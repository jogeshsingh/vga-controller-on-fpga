==> flow/design.v <==
`timescale 1ns / 1ps
module Pix_clk_gen(
    input i_clk,
    input i_rst_n , 
    output out_clk
    );
    reg [1:0] clk_cnt = 0 ;
    always @(posedge i_clk or negedge i_rst_n)
            begin
              if (i_rst_n==1'b0)
                    begin
                      clk_cnt <= 0;
                         end
                      else
                   begin      
                 clk_cnt <= clk_cnt + 1'b1 ;
               end
           end
       assign out_clk = (clk_cnt == 2'b00)?1'b1: 1'b0;
endmodule
`timescale 1ns / 1ps
module Top_design(
input i_clk , 
input i_rst_n  ,
input [12-1:0] d_in ,  
output H_sync , 
output V_sync , 
output [12-1:0] RGB_out
);
wire vid_on ;
reg [12-1:0] o_RGB;
always @(posedge i_clk or negedge i_rst_n)
    begin 
      if (i_rst_n==1'b0)
           begin
              o_RGB <= 0;
              end
            else
          begin     
       o_RGB <= d_in ;
    end
 end    
Vga_controller VGA
  (.i_clk(i_clk) , 
   .i_rst_n(i_rst_n) , 
   .H_sync(H_sync) , 
   .V_sync(V_sync) , 
   .Vid_on(vid_on) ,  
   .pix_x() ,
   .pix_y());
 assign RGB_out   = vid_on? o_RGB:12'b0;
endmodule
`timescale 1ns / 1ps
module Vga_controller
(input i_clk , 
 input i_rst_n , 
 output H_sync , 
 output V_sync , 
 output Vid_on , 
 output [10-1:0] pix_x ,
 output [10-1:0] pix_y);
  parameter H_Area = 800 ;   
  parameter H_Disp = 640 ;   
  parameter H_retrace = 96 ;  
  parameter H_Front_porch = 16 ;  
  parameter H_Back_porch = 48 ;  
  parameter V_Area = 525;   
  parameter V_Disp = 480 ;       
  parameter V_retrace = 2 ;    
  parameter V_Front_porch = 10 ;       
  parameter V_Back_porch = 33 ;      
 wire pix_clk_25MHZ ;
	Pix_clk_gen CLK(
    .i_clk(i_clk),
    .i_rst_n(i_rst_n) , 
    .out_clk(pix_clk_25MHZ)
    );
 reg [10-1:0] H_next_cnt , V_next_cnt;
 reg [10-1:0] H_cnt ;
 reg [10-1:0] V_cnt ;
 assign H_sync = (H_cnt >=0 & H_cnt < H_retrace)?1'b1: 1'b0;
 assign V_sync = (V_cnt < V_retrace)?1'b1:1'b0;
 assign Vid_on = (H_cnt >(H_Back_porch + H_retrace-1) & H_cnt <=(H_Area-H_Front_porch)) & ((V_cnt >V_Back_porch+ V_retrace-1) & (V_cnt <=V_Area-V_Front_porch))?1'b1 : 1'b0;
 assign pix_x = H_cnt ;
 assign pix_y = V_cnt ;
 wire H_total =  (H_cnt == H_Area-1)? 1'b1 :1'b0;    
 wire V_total =  (V_cnt == V_Area-1)?1'b1 : 1'b0;   
 always @(posedge i_clk or negedge i_rst_n)
         begin
          if (i_rst_n ==1'b0)
               begin
                  H_cnt <= 0;
                  V_cnt <= 0;
                   end
                 else
                     begin 
                  H_cnt <= H_next_cnt ;
                  V_cnt <= V_next_cnt ; 
           end
    end
 always @(*)
           begin
                  if (pix_clk_25MHZ)
                         begin
                          if (H_total)
                       begin
                             H_next_cnt <= 0;
                                end
                          else
                              begin
                           H_next_cnt <= H_cnt + 1'b1 ;
                     end
                 end
              else
           begin
        H_next_cnt <=H_cnt ;         
       end 
 end 
 always @(*)
            if (pix_clk_25MHZ & H_total)
                 begin
                     if (V_total )
                             begin
                                V_next_cnt <= 0;
                                end
                                   else
                                        begin
                                       V_next_cnt <= V_cnt + 1'b1 ;
                                 end  
                             end
                         else
                    begin
                 V_next_cnt <= V_cnt ;
             end    
endmodule 
# Reports on Top_design
# Tool output for the design above, in the order of the flow.
# Lines are those of the file above, counted from 1.
# Cell names lack the library's common part.
# Not given: -
[design]
top = "Top_design"
clock = "i_clk"
cell_library = "sky130hd"
corner = "tt_025C_1v80"

# After elaboration
# Source: Yosys, flattened and elaborated, memories not mapped. Widths are those after wreduce; folded enables and synchronous resets count as part of the registers. Registers that Yosys merges into a memory's read port (data or address) are not register bits. Print and check cells do not count. Equal cells are merged and count once.
[word_totals]
out_inout_bits = 14
regBits = 34
[op_classes]
n_eq = 2
mux = 9
reduce_and_logical = 1
n_cmp = 7
n_addsub = 3
logic = 5
[ops]
columns = ["cell", "count"]
rows = [
  ["adder 10 x 1 -> 10 bit (second input constant)", 2],
  ["<= comparator 10 bit (second input constant)", 2],
  ["== test 10 bit (second input constant)", 2],
  ["two-way mux 10 bit", 2],
  ["two-way mux 12 bit", 1],
  [">= comparator 10 x 1 -> 1 bit (second input constant)", 1],
  ["< comparator 10 x 2 -> 1 bit (second input constant)", 1],
  ["> comparator 10 x 6 -> 1 bit (second input constant)", 1],
  ["< comparator 10 x 7 -> 1 bit (second input constant)", 1],
  ["> comparator 10 x 8 -> 1 bit (second input constant)", 1],
  ["two-way mux 1 bit", 6],
  ["bitwise AND 1 bit", 5],
  ["adder 2 x 1 -> 2 bit (second input constant)", 1],
  ["zero test 2 bit", 1],
]

# Longest topological paths
# Depth = most cells in a row (Yosys ltp): at word level without a register or memory, in the mapped netlist without a sequential cell, where the memories' decode and read muxes count.
[logic_depth]
ltp_word = 5
ABC_AREA = 0
depth_mapped = 7
mapped_depth_nobuf = 6

# Mapped cells and area
# The flow's flattened synthesis, as Yosys stat reports it; memories are mapped. The netlist is that of the ABC_AREA named above (0 if unset); the other value can give another one.
# The area totals of this step are shown rounded.
[synth_totals]
seq_area_um2 = 851
n_buf = 4
cells = 155
mapped_area_um2 = 1620
ff_cells = 34
[types]
columns = ["cell", "count"]
rows = [
  ["dfrtp_1", 34],
  ["nor3b_1", 12],
  ["ha_1", 5],
  ["nor2_1", 15],
  ["xnor2_1", 6],
  ["inv_1", 13],
  ["nand2_1", 11],
  ["nand3_1", 8],
  ["a21oi_1", 6],
  ["o21ai_0", 6],
  ["and4_1", 3],
  ["xor2_1", 3],
  ["nand4_1", 4],
  ["o31ai_1", 3],
  ["a2111oi_0", 2],
  ["a22o_1", 2],
  ["nor3_4", 1],
  ["a21o_1", 2],
]
# Other cell types: 17; their cells: 19.
# By module: a second synthesis without flattening, with its own total; a netlist apart from the flattened one above.
[unflattened]
hier_cells = 150
hier_area_um2 = 1650
# Each row is one instance without its submodules.
[modules]
columns = ["mod", "instances", "cells", "seq_area_um2", "area_um2"]
rows = [
  ["Vga_controller", 1, 120, 500, 1190],
  ["Top_design", 1, 25, 300, 397],
  ["Pix_clk_gen", 1, 5, 50.0, 70.1],
]

# Path before layout
# Source: OpenSTA report_checks on the synthesized netlist (no wires, ideal clock, input and output delay 20% of the period each), path of least setup slack; recovery checks are left aside. Register names are those of the netlist, which keeps one name where synthesis merged equal registers.
[synth_path]
kind = "reg2out"
start = "reg VGA.H_cnt[0]"
end = "out RGB_out[10]"
setup_slack_ns = 0.691
path_delay_ns = 1.805
n_path_buf = 1
tclk_ns = 3.12
t_arrival_ns = 1.805
path_stages = 8
t_first_pin_ns = 0.000
period_less_setup_slack_ns = 2.429
# "path_delay_ns" is the arrival time less input delay plus setup time.
# A path that ends at an output port has no setup time.
# "path_stages" counts driving pins, that of a launching flip-flop among them; a cell with two outputs on the path counts twice.
# "period_less_setup_slack_ns" = period - worst setup slack (recovery checks aside). The figure is calculated, with input and output delays left at 20% of the set period.
# The rows between start and end are the longest chain of elaborated cells between them; the timing report does not say that the signal goes this way. Where chains are equally long, one stands for them.
# Each line given opens the expression or statement behind the cell; cells for indexed reads and writes are added by Yosys, which also makes memories of some case tables.
[synth_between]
path_cell_list = "dfrtp_1 inv_1 ha_1 or3b_2 a21oi_1 o31ai_1 clkbuf_1 nor3b_1"
elab_chain_len = 5
[synth_lines]
columns = ["element", "line_no", "rtl"]
rows = [
  ["from (decl)", 79, "reg [10-1:0] H_cnt ;"],
  ["from (assign)", 92, "H_cnt <= 0;"],
  ["from (assign)", 97, "H_cnt <= H_next_cnt ;"],
  ["> comparator 10 x 8 -> 1 bit", 83, "assign Vid_on = (H_cnt >(H_Back_porch + H_retrace-1) & H_cnt <=(H_Area-H_Front_porch)) & ((V_cnt >V_Back_porch ..."],
  ["bitwise AND 1 bit x2", 83, ""],
  ["two-way mux 1 bit", 83, ""],
  ["two-way mux 12 bit", 51, "assign RGB_out   = vid_on? o_RGB:12'b0;"],
  ["to (decl)", 28, "output [12-1:0] RGB_out"],
]

# Timing after layout
# Path of least setup slack in the final report of record 1 (OpenROAD, finished layout, wires in). Where an end is a register, its clock arrival counts in the times.
[layout_path]
kind = "reg2out"
start = "reg VGA.H_cnt[0]"
end = "out RGB_out[11]"
n_path_buf = 2
setup_slack_ns = 0.29
t_first_pin_ns = 0.28
tclk_ns = 2.86
t_arrival_ns = 2.00
path_stages = 9
# The rows between start and end are the longest chain of elaborated cells between them; the timing report does not say that the signal goes this way. Where chains are equally long, one stands for them.
[layout_between]
path_cell_list = "dfrtp_1 inv_2 ha_1 or3b_4 a21oi_4 o31ai_4 buf_6 nor3b_2 buf_2"
elab_chain_len = 5
[layout_lines]
columns = ["element", "line_no", "rtl"]
rows = [
  ["from (decl)", 79, "reg [10-1:0] H_cnt ;"],
  ["from (assign)", 92, "H_cnt <= 0;"],
  ["from (assign)", 97, "H_cnt <= H_next_cnt ;"],
  ["> comparator 10 x 8 -> 1 bit", 83, "assign Vid_on = (H_cnt >(H_Back_porch + H_retrace-1) & H_cnt <=(H_Area-H_Front_porch)) & ((V_cnt >V_Back_porch ..."],
  ["bitwise AND 1 bit x2", 83, ""],
  ["two-way mux 1 bit", 83, ""],
  ["two-way mux 12 bit", 51, "assign RGB_out   = vid_on? o_RGB:12'b0;"],
  ["to (decl)", 28, "output [12-1:0] RGB_out"],
]

# Top module Top_design; platform sky130hd; tools Yosys and OpenROAD; 2 stored runs in no particular order. Input and output delays are each 20% of the period that was set; the output load is 0.01 pF.
# By "period_reached_ns" is meant the clock period of the run minus its worst setup slack. This is arithmetic on one report: input and output delays are still those of the set period (20% each).
# "critical_path_time_ns" is the time allowed to the run's worst setup path (the clock period less input and output delay, where it has them) less its slack. Clock arrival times count: a late capture clock shortens it, a late launch clock lengthens it.
# By "totalPower_uw" is meant OpenSTA's value without simulated activity: inputs other than the clock are taken to toggle once in ten clock periods, and the tool carries that through the logic.
# Results are given in rounded form.

[[run]]
name = "record 1"
[run.settings]
period_ns = 2.86
SETUP_SLACK_MARGIN = 0.49
CAP_MARGIN = 20
CORE_MARGIN = 2
CORE_UTILIZATION = 40
SLEW_MARGIN = 20
[run.results]
fin_hold_ws_ns = 0.410
post_route_stdcell_area_um2 = 2190
synth_chip_area_um2 = 1620
final_setup_ws_ns = 0.286
dieArea_um2 = 4570
finalUtil_pct = 55.5
totalPower_uw = 890
setup_tns_ns = 0.000
period_reached_ns = 2.574
critical_path_time_ns = 2.00
critical_path_kind = "reg2out"

[[run]]
name = "record 2"
[run.settings]
period_ns = 2.53
CORE_UTILIZATION = 40
SETUP_SLACK_MARGIN = 0.35
PLACE_DENSITY_LB_ADDON = 0.21
TNS_END_PERCENT = 30
CTS_CLUSTER_SIZE = 76
CTS_CLUSTER_DIAMETER = 239
CAP_MARGIN = 15
MIN_ROUTING_LAYER = "met2"
CORE_MARGIN = 2
SLEW_MARGIN = 20
[run.results]
fin_hold_ws_ns = 0.402
post_route_stdcell_area_um2 = 2370
synth_chip_area_um2 = 1620
final_setup_ws_ns = 0.018
dieArea_um2 = 4570
finalUtil_pct = 60.2
totalPower_uw = 1060
setup_tns_ns = 0.000
period_reached_ns = 2.512
critical_path_time_ns = 2.01
critical_path_kind = "reg2out"
